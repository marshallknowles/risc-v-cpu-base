==> flow/design.v <==
module regn(
	input signed [31:0] din,
	input clk, enable, reset,
	output reg signed [31:0] dout
	);
	always @(posedge clk)
	begin
	    if(reset)
		    dout <= 32'h0000;
	    else if(enable)
		    dout <= din;
	end
endmodule
module regn_file(
    input [31:0] din, reset, enable,
    input [4:0] select,
    input clk,
    output wire [31:0] dout
);
    wire [31:0] doutRegnWires [31:0];
    genvar i;
generate
    for(i = 0; i<32; i = i +1 ) begin
    regn x(.din(din), .clk(clk), .reset(reset[i]), .enable(enable[i]), .dout(doutRegnWires[i]));
    end
endgenerate
assign dout = doutRegnWires[select];
endmodule
Reports on regn_file
Tool output for the design above, in the order of the flow.
Line numbers count from 1 in the design file above.
Operators carry their Yosys type and port widths (W data, S select, Z words).
{"block": "design", "top_module": "regn_file", "clk_port": "clk", "cell_library": "sky130hd", "lib_corner": "tt_025C_1v80"}

Word-level counts
Source: Yosys, flattened and elaborated. Widths are those after wreduce; folded enables and synchronous resets count as part of the registers. Registers that Yosys merges into a memory's read port (data or address) are not register bits. Print and check cells do not count. Equal cells are merged and count once.
{"block": "bits", "register_bits": 1024, "out_inout_bits": 32, "word_cells": 65, "input_bits": 102}
{"block": "classes", "n_eq": 31, "n_reduce_logical": 1, "muxes": 1}
{"block": "op_table", "cell": "$pmux W32 S32", "n": 1}
{"block": "op_table", "cell": "$eq A5 B5 Y1 const B", "n": 16}
{"block": "op_table", "cell": "$eq A5 B4 Y1 const B", "n": 8}
{"block": "op_table", "cell": "$eq A5 B3 Y1 const B", "n": 4}
{"block": "op_table", "cell": "$eq A5 B2 Y1 const B", "n": 2}
{"block": "op_table", "cell": "$eq A5 B1 Y1 const B", "n": 1}
{"block": "op_table", "cell": "$logic_not A5 Y1", "n": 1}

Longest topological paths
Yosys ltp: most cells in a row. Word level: on the elaborated netlist, between registers, memories and ports. Mapped: between sequential cells and ports; inverters and the memories' decode and read muxes count.
{"block": "logic_depth", "depth_word": 2, "abc_area": 0, "mapped_depth": 10, "ltp_nobuf": 5}

After synthesis
Source: synth_stat.txt of the flow (Yosys; design flattened, memories mapped). It holds for the ABC_AREA given above (unset counts as 0); a run with the other value may have another netlist.
{"block": "mapped", "area_mm2": 0.044783, "flip_flops": 1024, "mapped_cells": 4705, "seq_area_mm2": 0.0204997, "buf_cells": 508}
{"block": "types", "cell": "sky130_fd_sc_hd__dfxtp_1", "n": 1024, "area_total_um2": 2.05E+04}
{"block": "types", "cell": "sky130_fd_sc_hd__mux2i_1", "n": 1052, "area_total_um2": 1.05E+04}
{"block": "types", "cell": "sky130_fd_sc_hd__nor2_1", "n": 1043, "area_total_um2": 3.92E+03}
{"block": "types", "cell": "sky130_fd_sc_hd__and3_1", "n": 217, "area_total_um2": 1.36E+03}
{"block": "types", "cell": "sky130_fd_sc_hd__clkbuf_1", "n": 330, "area_total_um2": 1.24E+03}
{"block": "types", "cell": "sky130_fd_sc_hd__a22oi_1", "n": 123, "area_total_um2": 923.386}
{"block": "types", "cell": "sky130_fd_sc_hd__nand3_1", "n": 128, "area_total_um2": 640.614}
{"block": "types", "cell": "sky130_fd_sc_hd__a2111oi_0", "n": 45, "area_total_um2": 394.128}
{"block": "types", "cell": "sky130_fd_sc_hd__buf_1", "n": 101, "area_total_um2": 379.114}
{"block": "types", "cell": "sky130_fd_sc_hd__nand3b_1", "n": 49, "area_total_um2": 367.853}
{"block": "types", "cell": "sky130_fd_sc_hd__a2111oi_2", "n": 22, "area_total_um2": 330.317}
{"block": "types", "cell": "sky130_fd_sc_hd__a22o_1", "n": 34, "area_total_um2": 297.786}
{"block": "types", "cell": "sky130_fd_sc_hd__o32a_1", "n": 27, "area_total_um2": 270.259}
{"block": "types", "cell": "sky130_fd_sc_hd__a21oi_1", "n": 52, "area_total_um2": 260.25}
{"block": "types", "cell": "sky130_fd_sc_hd__buf_2", "n": 52, "area_total_um2": 260.25}
{"block": "types", "cell": "sky130_fd_sc_hd__and4_1", "n": 28, "area_total_um2": 245.235}
{"block": "types", "cell": "sky130_fd_sc_hd__nor3b_1", "n": 31, "area_total_um2": 232.723}
{"block": "types", "cell": "sky130_fd_sc_hd__nand4_1", "n": 36, "area_total_um2": 225.216}
Other cell types: 52; their cells: 311.
By module: a second synthesis without flattening, with its own total; a netlist apart from the flattened one above.
{"block": "hier_totals", "hier_cells": 4650, "area_unflattened_mm2": 0.0451958}
Each row is one instance without its submodules.
{"block": "modules", "mod": "regn", "n_inst": 32, "n_cells": 103, "mod_area_mm2": 0.0011636, "mod_seq_area_mm2": 0.0006406}
{"block": "modules", "mod": "regn_file", "n_inst": 1, "n_cells": 1354, "mod_area_mm2": 0.0079601, "mod_seq_area_mm2": 0}

Worst setup path after synthesis
Source: OpenSTA report_checks on the synthesized netlist (no wires, ideal clock, input and output delay 20% of the period each), path of least setup slack; recovery checks are left aside. Register names are those of the netlist, which keeps one name where synthesis merged equal registers.
{"block": "synth_timing", "path_type": "input port to output port", "from": "input select[2]", "to": "output dout[25]", "path_buffers": 2, "t_arrival_ps": 2231, "clock_period_ps": 2980, "delay_ps": 1635, "output_delay_ps": 596, "input_delay_ps": 596, "required_ps": 2384, "path_slack_ps": 153, "t_first_pin_ps": 596, "path_stages": 6, "synth_period_reached_ps": 2827}
"delay_ps" is the arrival time less input delay plus setup time.
A path that ends at an output port has no setup time.
"path_stages" counts driving pins, that of a launching flip-flop among them; a cell with two outputs on the path counts twice.
"synth_period_reached_ps" is the clock period less the worst setup slack; recovery checks do not enter. This is arithmetic on one report: input and output delays are still those of the set period (20% each).
The rows between start and end are the longest chain of elaborated cells between them; the timing report does not say that the signal goes this way. Where chains are equally long, one stands for them.
Each line given opens the expression or statement behind the cell; cells for indexed reads and writes are added by Yosys, which also makes memories of some case tables.
{"block": "synth_between", "path_cell_list": "sky130_fd_sc_hd__buf_2 sky130_fd_sc_hd__buf_6 sky130_fd_sc_hd__mux4_2 sky130_fd_sc_hd__a2111oi_0 sky130_fd_sc_hd__o2111ai_1 sky130_fd_sc_hd__o32a_1", "elab_chain_cells": 2, "cells_between": 33, "cone_lines": 1, "classes_between": "eq/ne: 31; mux: 1; reduce/logical: 1"}
{"block": "synth_rtl", "element": "start: declaration", "line_no": 16, "source": "input [4:0] select,"}
{"block": "synth_rtl", "element": "$eq A5 B5 Y1", "line_no": 27, "source": "assign dout = doutRegnWires[select];"}
{"block": "synth_rtl", "element": "$pmux W32 S32", "line_no": 27}
{"block": "synth_rtl", "element": "end: declaration", "line_no": 18, "source": "output wire [31:0] dout"}

Path in the finished layout
From the final timing report of entry A: the path of least setup slack in the routed layout; clock arrival at registers is part of the times.
The report prints the path's times to 10 ps; the period is as set.
{"block": "layout_timing", "path_type": "input port to output port", "from": "input select[0]", "to": "output dout[10]", "t_first_pin_ps": 640, "input_delay_ps": 640, "t_arrival_ps": 3250, "output_delay_ps": 640, "required_ps": 2560, "path_slack_ps": -690, "clock_period_ps": 3200, "path_buffers": 4, "path_stages": 9}
The rows between start and end are the longest chain of elaborated cells between them; the timing report does not say that the signal goes this way. Where chains are equally long, one stands for them.
{"block": "layout_between", "path_cell_list": "sky130_fd_sc_hd__buf_12 sky130_fd_sc_hd__buf_4 sky130_fd_sc_hd__and3_4 sky130_fd_sc_hd__buf_8 sky130_fd_sc_hd__and3_1 sky130_fd_sc_hd__a2111oi_4 sky130_fd_sc_hd__nand4_1 sky130_fd_sc_hd__o32a_1 sky130_fd_sc_hd__buf_2", "elab_chain_cells": 2, "cells_between": 33, "cone_lines": 1, "classes_between": "eq/ne: 31; mux: 1; reduce/logical: 1"}
{"block": "layout_rtl", "element": "start: declaration", "line_no": 16, "source": "input [4:0] select,"}
{"block": "layout_rtl", "element": "$eq A5 B5 Y1", "line_no": 27, "source": "assign dout = doutRegnWires[select];"}
{"block": "layout_rtl", "element": "$pmux W32 S32", "line_no": 27}
{"block": "layout_rtl", "element": "end: declaration", "line_no": 18, "source": "output wire [31:0] dout"}

Data sheet: physical implementation of regn_file

2 stored runs of regn_file in the flow (synthesis by Yosys, layout by OpenROAD, sky130hd cells), in arbitrary order. Constraints: input delay and output delay 20% of the set period each, output load 0.01 pF.
By "timing.worst_path_ps" is meant the share of the clock period that the worst setup path is allowed (20% is reserved at inputs, 20% at outputs), minus its slack. Clock arrival times at its registers enter into it.
"power_total_mw" is the tool's figure for a default switching activity; nothing was simulated.
"timing.worst_path_ps" is known to 10 ps.

{"run": "entry A", "settings": { "period_ns": 3.2, "CORE_UTILIZATION": 63, "PLACE_DENSITY_LB_ADDON": 0.06, "CELL_PAD_IN_SITES_GLOBAL_PLACEMENT": 0, "ABC_AREA": 0, "GPL_TIMING_DRIVEN": 0, "GPL_ROUTABILITY_DRIVEN": 1, "CTS_CLUSTER_SIZE": 64, "MAX_ROUTING_LAYER": "met5", "CAP_MARGIN": 20, "CORE_MARGIN": 2, "SLEW_MARGIN": 20 }, "results": { "ws_setup_ps": -694, "power_total_mw": 31.858, "timing.worst_path_ps": 2610, "timing.worst_path_kind": "input port to output port", "synthesis_area_mm2": 0.044783, "utilization_pct": 80.4, "die_mm2": 0.0732325 }}
{"run": "entry B", "settings": { "period_ns": 3.7, "CORE_UTILIZATION": 52, "SETUP_SLACK_MARGIN": 0.37, "PLACE_DENSITY_LB_ADDON": 0.16, "GPL_ROUTABILITY_DRIVEN": 0, "MAX_ROUTING_LAYER": "met4", "CAP_MARGIN": 20, "CORE_MARGIN": 2, "SLEW_MARGIN": 20 }, "results": { "synthesis_area_mm2": 0.044783, "timing.worst_path_ps": 2210, "timing.worst_path_kind": "input port to output port", "utilization_pct": 65.3, "die_mm2": 0.0884854, "power_total_mw": 26.778, "ws_setup_ps": 15 }}
